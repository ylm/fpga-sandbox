==> flow/design.v <==
module pdm #(
parameter OUTPUT_WIDTH = 1,
parameter INPUT_WIDTH = 8
)(
input wire clk,
input wire reset,
input wire [INPUT_WIDTH-1:0] sample,
output wire [OUTPUT_WIDTH-1:0] dac_out
);
reg [INPUT_WIDTH:0] accumulator;
reg [OUTPUT_WIDTH-1:0] out_value;
assign dac_out = out_value;
always @(posedge clk) begin
	accumulator <= {1'b0, accumulator[INPUT_WIDTH-1:0]} + sample[INPUT_WIDTH-OUTPUT_WIDTH-1:0];
	if (~(&sample[INPUT_WIDTH-1:INPUT_WIDTH-OUTPUT_WIDTH])) begin  
		out_value <= sample[INPUT_WIDTH-1:INPUT_WIDTH-OUTPUT_WIDTH] + accumulator[INPUT_WIDTH];
	end
	if (reset) begin
		accumulator <= {INPUT_WIDTH{1'b0}};
		out_value <= {OUTPUT_WIDTH-1{1'b0}};
	end
end
endmodule
### Step by step through the tools: pdm

Tool output for the design above, in the order of the flow.
Line numbers count from 1 in the design file above.
Operators carry their Yosys type and port widths (W data, S select, Z words).
Library cell names are shortened.
Not given: --

| design | value |
|---|---|
| top | pdm |
| clock input | clk |
| cell library | sky130hd |
| library corner | tt_025C_1v80 |

### Word level

Yosys after proc, flatten, opt, wreduce and memory -nomap, before mapping. Enables and synchronous resets that opt folds into registers are not counted as muxes. Memory bits, and registers merged into a memory's read port (data or address), are not among the register bits. Print and check cells are not counted. Equal cells are merged and count once.

| word-level totals | value |
|---|---|
| register bits after elaboration | 10 |
| bits in writable memories | 0 |
| bits in read-only memories | 0 |
| bits of input ports | 10 |
| memories | 0 |
| clocked read ports x word width | 0 |
| bits in latches | 0 |

| operators by class | value |
|---|---|
| div/mod/pow operators | 0 |
| bitwise gates (word level) | 0 |
| add/subtract/negate cells | 2 |
| $mul | 0 |
| equal/unequal tests | 0 |
| muxes and demuxes | 0 |
| reduce/logical cells | 0 |
| magnitude comparators | 0 |
| shift operators | 0 |

Operators with widths:

| kind | number |
|---|---|
| $add A8 B7 Y9 | 1 |
| $add A1 B1 Y1 | 1 |

### Logic depth

Depth = most cells in a row (Yosys ltp): at word level without a register or memory, in the mapped netlist without a sequential cell, where the memories' decode and read muxes count.

| depth | value |
|---|---|
| depth after elaboration | 1 |
| ABC_AREA | 0 |
| gate-level depth with buffers | 6 |

### Mapped cells and area

Source: synth_stat.txt of the flow (Yosys; design flattened, memories mapped). It holds for the ABC_AREA given above (unset counts as 0); a run with the other value may have another netlist.

Cells by type:

| type | number | area in all (um2) |
|---|---|---|
| dfxtp_1 | 10 | 200.192 |
| ha_1 | 7 | 87.584 |
| nor2_1 | 7 | 26.275 |
| nor3b_1 | 3 | 22.522 |
| fa_1 | 1 | 20.019 |
| mux2i_1 | 2 | 20.019 |
| nor4b_1 | 2 | 17.517 |
| xnor2_1 | 2 | 17.517 |
| a21boi_0 | 2 | 15.014 |
| a21o_1 | 2 | 15.014 |
| a221oi_2 | 1 | 15.014 |
| o211ai_1 | 2 | 15.014 |
| nor2b_1 | 2 | 12.512 |
| a21oi_1 | 2 | 10.01 |
| nor3_1 | 2 | 10.01 |
| nor4bb_1 | 1 | 10.01 |
| a21o_2 | 1 | 8.758 |
| and3b_1 | 1 | 8.758 |

Other cell types: 11; their cells: 12.

| mapped netlist | value |
|---|---|
| mapped area | 601.8 um2 |
| standard cells after synthesis | 62 |
| flip-flops | 10 |

### Path before layout

Path of least setup slack by OpenSTA after synthesis, without wires, with an ideal clock, recovery checks aside; 20% of the period is set as input and as output delay. Where synthesis merged equal registers, the netlist keeps one of their names.

| timing path after synthesis | value |
|---|---|
| path kind | input to register |
| from | input port sample[0] |
| to | register accumulator[8] |
| data arrival time | 1.646 ns |
| path delay | 1.390 ns |
| slack | 0.098 ns |
| path buffers | 0 |
| driving pins on the path | 6 |
| clock period | 1.86 ns |
| required time | 1.744 ns |
| synthesis period reached | 1.762 ns |

"path delay" = arrival - input delay + setup time.
"driving pins on the path": output pins that drive a net of the path, with the launching flip-flop's if there is one; two outputs of one cell count as two.
"synthesis period reached" = period - worst setup slack (recovery checks aside). The figure is calculated, with input and output delays left at 20% of the set period.
The rows between start and end are the longest chain of elaborated cells between them; the timing report does not say that the signal goes this way. Where chains are equally long, one stands for them.
Each line given opens the expression or statement behind the cell; cells for indexed reads and writes are added by Yosys, which also makes memories of some case tables.

| on the way, after synthesis | value |
|---|---|
| path through | ha_1 fa_1 a21o_1 a221oi_2 o21bai_1 and3b_1 |
| length of the longest elaborated chain | 1 |

RTL lines, path after synthesis:

| item | RTL line | RTL |
|---|---|---|
| start: declaration | 7 | `input wire [INPUT_WIDTH-1:0] sample,` |
| $add A8 B7 Y9 | 14 | `accumulator <= {1'b0, accumulator[INPUT_WIDTH-1:0]} + sample[INPUT_WIDTH-OUTPUT_WIDTH-1:0];` |
| end: assignment | 14 |  |
| end: assignment | 19 | `accumulator <= {INPUT_WIDTH{1'b0}};` |
| end: declaration | 10 | `reg [INPUT_WIDTH:0] accumulator;` |

### Timing after layout

Path of least setup slack in the final report of flow run B (OpenROAD, finished layout, wires in). Where an end is a register, its clock arrival counts in the times.

| timing path after layout | value |
|---|---|
| path kind | input to register |
| from | input port sample[0] |
| to | register accumulator[8] |
| clock period | 2.21 ns |
| data arrival time | 2.24 ns |
| required time | 2.36 ns |
| driving pins on the path | 7 |
| slack | 0.12 ns |
| path buffers | 1 |

The rows between start and end are the longest chain of elaborated cells between them; the timing report does not say that the signal goes this way. Where chains are equally long, one stands for them.

| on the way, after layout | value |
|---|---|
| path through | clkdlybuf4s50_1 ha_1 fa_1 a21o_1 a221oi_2 o21bai_1 and3b_1 |
| length of the longest elaborated chain | 1 |

RTL lines, path after layout:

| item | RTL line | RTL |
|---|---|---|
| start: declaration | 7 | `input wire [INPUT_WIDTH-1:0] sample,` |
| $add A8 B7 Y9 | 14 | `accumulator <= {1'b0, accumulator[INPUT_WIDTH-1:0]} + sample[INPUT_WIDTH-OUTPUT_WIDTH-1:0];` |
| end: assignment | 14 |  |
| end: assignment | 19 | `accumulator <= {INPUT_WIDTH{1'b0}};` |
| end: declaration | 10 | `reg [INPUT_WIDTH:0] accumulator;` |

Below are 2 stored runs of the flow (Yosys, OpenROAD; platform sky130hd) on pdm, each with its settings and what was measured, unordered. Constraints: input delay and output delay 20% of the set period each, output load 0.01 pF.
By "period reached" is meant the clock period of the run minus its worst setup slack. This is arithmetic on one report: input and output delays are still those of the set period (20% each).
"critical path time" = time allowed to the worst setup path (clock period - input delay - output delay, where it has them) - its slack; a late launch clock adds to it, a late capture clock takes from it.
"total power of the final layout" rests on the timing tool's default activity at the inputs, not on a simulated workload.
Among the settings, n/a means not set for that run.
Among the results, n/a means that no value is shown for the run.

| setting or result | flow run A | flow run B |
|---|---|---|
| period_ns | 1.84 | 2.21 |
| CORE_UTILIZATION | 54 | 56 |
| PLACE_DENSITY_LB_ADDON | 0.05 | n/a |
| CORE_MARGIN | 8 | 2 |
| CELL_PAD_IN_SITES_DETAIL_PLACEMENT | 2 | n/a |
| GPL_TIMING_DRIVEN | 0 | n/a |
| CTS_CLUSTER_SIZE | 43 | n/a |
| CTS_CLUSTER_DIAMETER | 362 | n/a |
| MAX_ROUTING_LAYER | met4 | n/a |
| CAP_MARGIN | 20 | 20 |
| SLEW_MARGIN | 20 | 20 |
| area of the synthesized netlist (um2) | n/a | 601.8 |
| std-cell area (final layout) (um2) | n/a | 754.5 |
| final worst hold slack (ns) | n/a | 0.487 |
| total die area (um2) | n/a | 1,352.8 |
| total power of the final layout (mW) | n/a | 0.6899 |
| post-layout utilization (%) | n/a | 78.3 |
| critical path time (ns) | n/a | 1.64 |
| kind of the worst setup path | n/a | input to register |
| period reached (ns) | n/a | 2.085 |
| worst slack on setup checks (ns) | n/a | 0.125 |
| setup total negative slack (ns) | n/a | 0.000 |

Flow run A: stopped before the end: placement reported DPL-0033
