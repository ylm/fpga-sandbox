==> flow/design.v <==
module uart #(
parameter INPUT_FREQ = 12_000_000,
parameter BAUD_RATE = 115_200
)(
input wire clk,
input wire reset,
input wire rxd,
output wire txd,
output wire [7:0] rx_data,
output reg received_data_intr,
input wire [7:0] tx_data,
output reg busy,
input wire send_data
);
reg [9:0] rx_buffer;
reg [9:0] tx_buffer;
reg [3:0] rx_received;
reg [3:0] tx_sent;
assign txd = tx_buffer[9];
assign rx_data = rx_buffer[8:1];
reg [7:0] rx_baud_divider;
reg rx_baud_enable;
reg rx_baud_middle;
reg rx_receiving;
reg [7:0] tx_baud_divider;
reg tx_baud_enable;
always @(posedge clk) begin
	if (rx_receiving) begin
		rx_baud_enable <= 1'b0;
		rx_baud_divider <= rx_baud_divider + 8'd1;
		if ((INPUT_FREQ/(2*BAUD_RATE)-1) == rx_baud_divider) begin
			rx_baud_enable <= 1'b1;
			rx_baud_divider <= 8'd0;
		end
	end
	if (reset) begin
		rx_baud_enable <= 1'b0;
		rx_baud_divider <= 8'd0;
	end
end
always @(posedge clk) begin
	received_data_intr <= 1'b0;  
	if (rx_receiving&rx_baud_enable) begin
		rx_baud_middle <= ~rx_baud_middle;
		if (rx_baud_middle) begin
			rx_buffer <= {rx_buffer[8:0], rxd};
			rx_received <= rx_received + 4'd1;
		end else begin
			if (rx_received == 4'd10) begin
				rx_receiving <= 1'b0;
				received_data_intr <= 1'b1;
			end
		end
	end
	if (~rx_receiving) begin
		rx_receiving <= ~rxd;
	end
	if (reset) begin
		rx_buffer <= 10'd0;
		rx_received <= 3'd0;
		rx_receiving <= 1'b0;
		rx_baud_middle <= 1'b1;
	end
end
always @(posedge clk) begin
	if (busy&tx_baud_enable) begin
		tx_buffer <= {tx_buffer[8:0], 1'b1};
		tx_sent <= tx_sent + 4'b1;
		if (tx_sent == 4'd9) begin
			busy <= 1'b0;
			tx_sent[3] <= 1'b0;
		end
	end
	if (~busy & send_data) begin
		tx_buffer <= {1'b0, tx_data, 1'b1};
		busy <= 1'b1;
	end
	if (reset) begin
		tx_buffer <= 10'h3ff;
		tx_sent <= 4'd0;
		busy <= 1'b0;
	end
end
always @(posedge clk) begin
	if (busy) begin
		tx_baud_enable <= 1'b0;
		tx_baud_divider <= tx_baud_divider + 8'd1;
		if ((INPUT_FREQ/BAUD_RATE-1) == tx_baud_divider) begin
			tx_baud_enable <= 1'b1;
			tx_baud_divider <= 8'd0;
		end
	end
	if (reset) begin
		tx_baud_enable <= 1'b0;
		tx_baud_divider <= 8'd0;
	end
end
endmodule
Step by step through the tools: uart
What the tools print for uart, step after step.
Lines are those of the file above, counted from 1.
Operators: Yosys type, input widths -> output width; for muxes data width and select width s.
Library cell names are shortened.
{"block": "setup", "top_module": "uart", "clock_port": "clk", "cell_library": "sky130hd", "pvt_corner": "tt_025C_1v80"}

After elaboration
Source: Yosys, flattened and elaborated, memories not mapped. Widths are those after wreduce. Registers that Yosys merges into a memory's read port (data or address) are not register bits. Print and check cells do not count. Equal cells are merged and count once.
{"block": "op_classes", "add_sub_neg": 4, "equal": 4, "muxes": 15, "logic": 7, "n_reduce_logical": 5}
{"block": "ops", "op": "$mux 10", "n": 2}
{"block": "ops", "op": "$add 8x1->8 const B", "n": 2}
{"block": "ops", "op": "$mux 8", "n": 2}
{"block": "ops", "op": "$mux 1", "n": 11}
{"block": "ops", "op": "$add 4x1->4 const B", "n": 2}
{"block": "ops", "op": "$eq 4x4->1 const B", "n": 2}
{"block": "ops", "op": "$eq 6x8->1 const A", "n": 1}
{"block": "ops", "op": "$eq 7x8->1 const A", "n": 1}
{"block": "ops", "op": "$not 1->1", "n": 4}
{"block": "ops", "op": "$reduce_and 2->1", "n": 2}
{"block": "ops", "op": "$reduce_bool 2->1", "n": 2}
{"block": "ops", "op": "$and 1x1->1", "n": 3}
{"block": "ops", "op": "$reduce_or 2->1", "n": 1}
{"block": "bits", "ff_bits": 48, "inputBits": 12, "output_inout_bits": 11, "wordCells": 48}

Depth
Longest topological path by Yosys (ltp), each cell counted once; first at word level (registers and memories cut), then after technology mapping (sequential cells cut; the memories' decode and read muxes count).
{"block": "depth", "depth_word": 5, "ABC_AREA": 0, "depth_mapped": 5, "ltp_nobuf": 5}

Synthesis result
The flow's flattened synthesis, as Yosys stat reports it; memories are mapped. The netlist is that of the ABC_AREA named above (0 if unset); the other value can give another one.
The area totals of this step are shown rounded.
{"block": "synth_totals", "mapped_cells": 242, "synth_area_um2": 2081, "seq_area_um2": 960.9, "ffs": 48, "n_buf": 21}
{"block": "by_type", "type": "dfxtp_1", "n": 48, "type_area_um2": 960.922}
{"block": "by_type", "type": "nand2_1", "n": 30, "type_area_um2": 112.608}
{"block": "by_type", "type": "a21oi_1", "n": 20, "type_area_um2": 100.096}
{"block": "by_type", "type": "nor2_1", "n": 22, "type_area_um2": 82.579}
{"block": "by_type", "type": "xor2_1", "n": 9, "type_area_um2": 78.826}
{"block": "by_type", "type": "ha_1", "n": 6, "type_area_um2": 75.072}
{"block": "by_type", "type": "buf_4", "n": 9, "type_area_um2": 67.565}
{"block": "by_type", "type": "a211oi_1", "n": 8, "type_area_um2": 60.058}
{"block": "by_type", "type": "nand4_1", "n": 9, "type_area_um2": 56.304}
{"block": "by_type", "type": "and3_1", "n": 8, "type_area_um2": 50.048}
{"block": "by_type", "type": "or3_1", "n": 8, "type_area_um2": 50.048}
{"block": "by_type", "type": "nand3_1", "n": 8, "type_area_um2": 40.038}
{"block": "by_type", "type": "o21ai_1", "n": 8, "type_area_um2": 40.038}
{"block": "by_type", "type": "o21ai_0", "n": 7, "type_area_um2": 35.034}
{"block": "by_type", "type": "clkbuf_1", "n": 8, "type_area_um2": 30.029}
{"block": "by_type", "type": "buf_2", "n": 4, "type_area_um2": 20.019}
{"block": "by_type", "type": "mux2i_1", "n": 2, "type_area_um2": 20.019}
{"block": "by_type", "type": "nor3_1", "n": 4, "type_area_um2": 20.019}
Not listed: further types 17, cells in them 24.

Path before layout
Source: OpenSTA report_checks on the synthesized netlist (no wires, ideal clock, input and output delay 20% of the period each), path of least setup slack; recovery checks are left aside. Register names are those of the netlist, which keeps one name where synthesis merged equal registers.
{"block": "synth_timing", "path_kind": "register to register", "start": "register tx_baud_divider[0]", "end": "register tx_baud_enable", "period_ns": 1.78, "setup_time_ns": 0.070, "launch_ns": 0.000, "t_arrival_ns": 1.273, "required_ns": 1.710, "path_slack_ns": 0.437, "path_delay_ns": 1.343, "path_stages": 5, "path_buffers": 0, "period_less_setup_slack_ns": 1.343}
"path_delay_ns" is the arrival time less input delay plus setup time.
"path_stages": output pins that drive a net of the path, with the launching flip-flop's if there is one; two outputs of one cell count as two.
"period_less_setup_slack_ns" = period - worst setup slack (recovery checks aside). The figure is calculated, with input and output delays left at 20% of the set period.
Between the ends stands the longest chain of elaborated cells between them, by number of cells; it is not shown to be the way that was timed. Of several equally long chains one is given.
Each line given opens the expression or statement behind the cell; cells for indexed reads and writes are added by Yosys, which also makes memories of some case tables.
At most two assigning lines are given for a register; there are more.
{"block": "synth_via", "path_cell_list": "dfxtp_1 ha_1 nand3_2 or4_1 a21oi_1", "elab_chain_cells": 2, "cells_between": 2, "cone_lines": 1, "cone_classes": "1 x eq/ne; 1 x mux"}
{"block": "synth_rtl", "element": "start, declared", "line": 25, "text": "reg [7:0] tx_baud_divider;"}
{"block": "synth_rtl", "element": "start, assigned", "line": 87, "text": "tx_baud_divider <= tx_baud_divider + 8'd1;"}
{"block": "synth_rtl", "element": "start, assigned", "line": 90, "text": "tx_baud_divider <= 8'd0;"}
{"block": "synth_rtl", "element": "$eq 7x8->1", "line": 88, "text": "if ((INPUT_FREQ/BAUD_RATE-1) == tx_baud_divider) begin"}
{"block": "synth_rtl", "element": "$mux 1", "line": 88}
{"block": "synth_rtl", "element": "end, assigned", "line": 86, "text": "tx_baud_enable <= 1'b0;"}
{"block": "synth_rtl", "element": "end, assigned", "line": 89, "text": "tx_baud_enable <= 1'b1;"}
{"block": "synth_rtl", "element": "end, declared", "line": 26, "text": "reg tx_baud_enable;"}

Worst path after layout
From the final timing report of run 2: the path of least setup slack in the routed layout; clock arrival at registers is part of the times.
{"block": "layout_timing", "path_kind": "register to register", "start": "register tx_baud_divider[0]", "end": "register tx_baud_divider[6]", "period_ns": 0.842, "setup_time_ns": 0.09, "launch_ns": 0.31, "t_arrival_ns": 1.53, "required_ns": 1.06, "path_slack_ns": -0.47, "path_stages": 6, "path_buffers": 1}
Between the ends stands the longest chain of elaborated cells between them, by number of cells; it is not shown to be the way that was timed. Of several equally long chains one is given.
At most two assigning lines are given for a register; there are more.
{"block": "layout_via", "path_cell_list": "dfxtp_4 ha_4 nand3_4 buf_6 or3_1 a31oi_1", "elab_chain_cells": 2, "cells_between": 3, "cone_lines": 2, "cone_classes": "1 x add/sub; 1 x eq/ne; 1 x mux"}
{"block": "layout_rtl", "element": "start, declared", "line": 25, "text": "reg [7:0] tx_baud_divider;"}
{"block": "layout_rtl", "element": "start, assigned", "line": 87, "text": "tx_baud_divider <= tx_baud_divider + 8'd1;"}
{"block": "layout_rtl", "element": "start, assigned", "line": 90, "text": "tx_baud_divider <= 8'd0;"}
{"block": "layout_rtl", "element": "$add 8x1->8", "line": 87}
{"block": "layout_rtl", "element": "$mux 8", "line": 88, "text": "if ((INPUT_FREQ/BAUD_RATE-1) == tx_baud_divider) begin"}
{"block": "layout_rtl", "element": "end, assigned", "line": 87}
{"block": "layout_rtl", "element": "end, assigned", "line": 90}
{"block": "layout_rtl", "element": "end, declared", "line": 25}

Design uart on sky130hd. What follows are 2 stored runs of the flow, each under its own settings; their order means nothing. The constraints put input and output delay at 20% of the set period each and load the outputs with 0.01 pF.
"achievedPeriod_ns" is the run's clock period less its worst setup slack. It is reckoned from that one timing run; input and output delays stay at 20% of the period that was set.
"worst_path_allowed_less_slack_ns" means the part of the period allowed to the worst setup path (the constraints hold back 20% at inputs and 20% at outputs) less its slack; where the path has registers, the arrival times of their clocks count too.
"fin_power_mw": no workload was simulated; the value follows from the tool's default switching activity.
Measured values are rounded.

{"run": "run 1", "settings": { "period_ns": 1.99, "CORE_UTILIZATION": 59, "SETUP_SLACK_MARGIN": 0.23, "PLACE_DENSITY_LB_ADDON": 0.24, "CELL_PAD_IN_SITES_DETAIL_PLACEMENT": 2, "MAX_ROUTING_LAYER": "met5", "CAP_MARGIN": 20, "CORE_MARGIN": 2, "SLEW_MARGIN": 20 }, "outcome": "stopped before the end: placement reported DPL-0033"}
{"run": "run 2", "settings": { "period_ns": 0.842, "CORE_UTILIZATION": 53, "PLACE_DENSITY": 0.63, "CORE_MARGIN": 6, "CELL_PAD_IN_SITES_GLOBAL_PLACEMENT": 0, "GPL_TIMING_DRIVEN": 0, "CTS_CLUSTER_DIAMETER": 280, "CAP_MARGIN": 20, "SLEW_MARGIN": 20 }, "results": { "synth_area_um2": 2081, "final_die_area_um2": 5573, "post_route_stdcell_area_um2": 3505, "layout_utilization_pct": 94.3, "timing.setup.ws_ns": -0.469, "final_setup_tns_ns": -16.40, "final_hold_ws_ns": 0.241, "fin_power_mw": 4.652, "achievedPeriod_ns": 1.311, "worst_path_allowed_less_slack_ns": 1.31, "worstPathKind": "register to register" }}
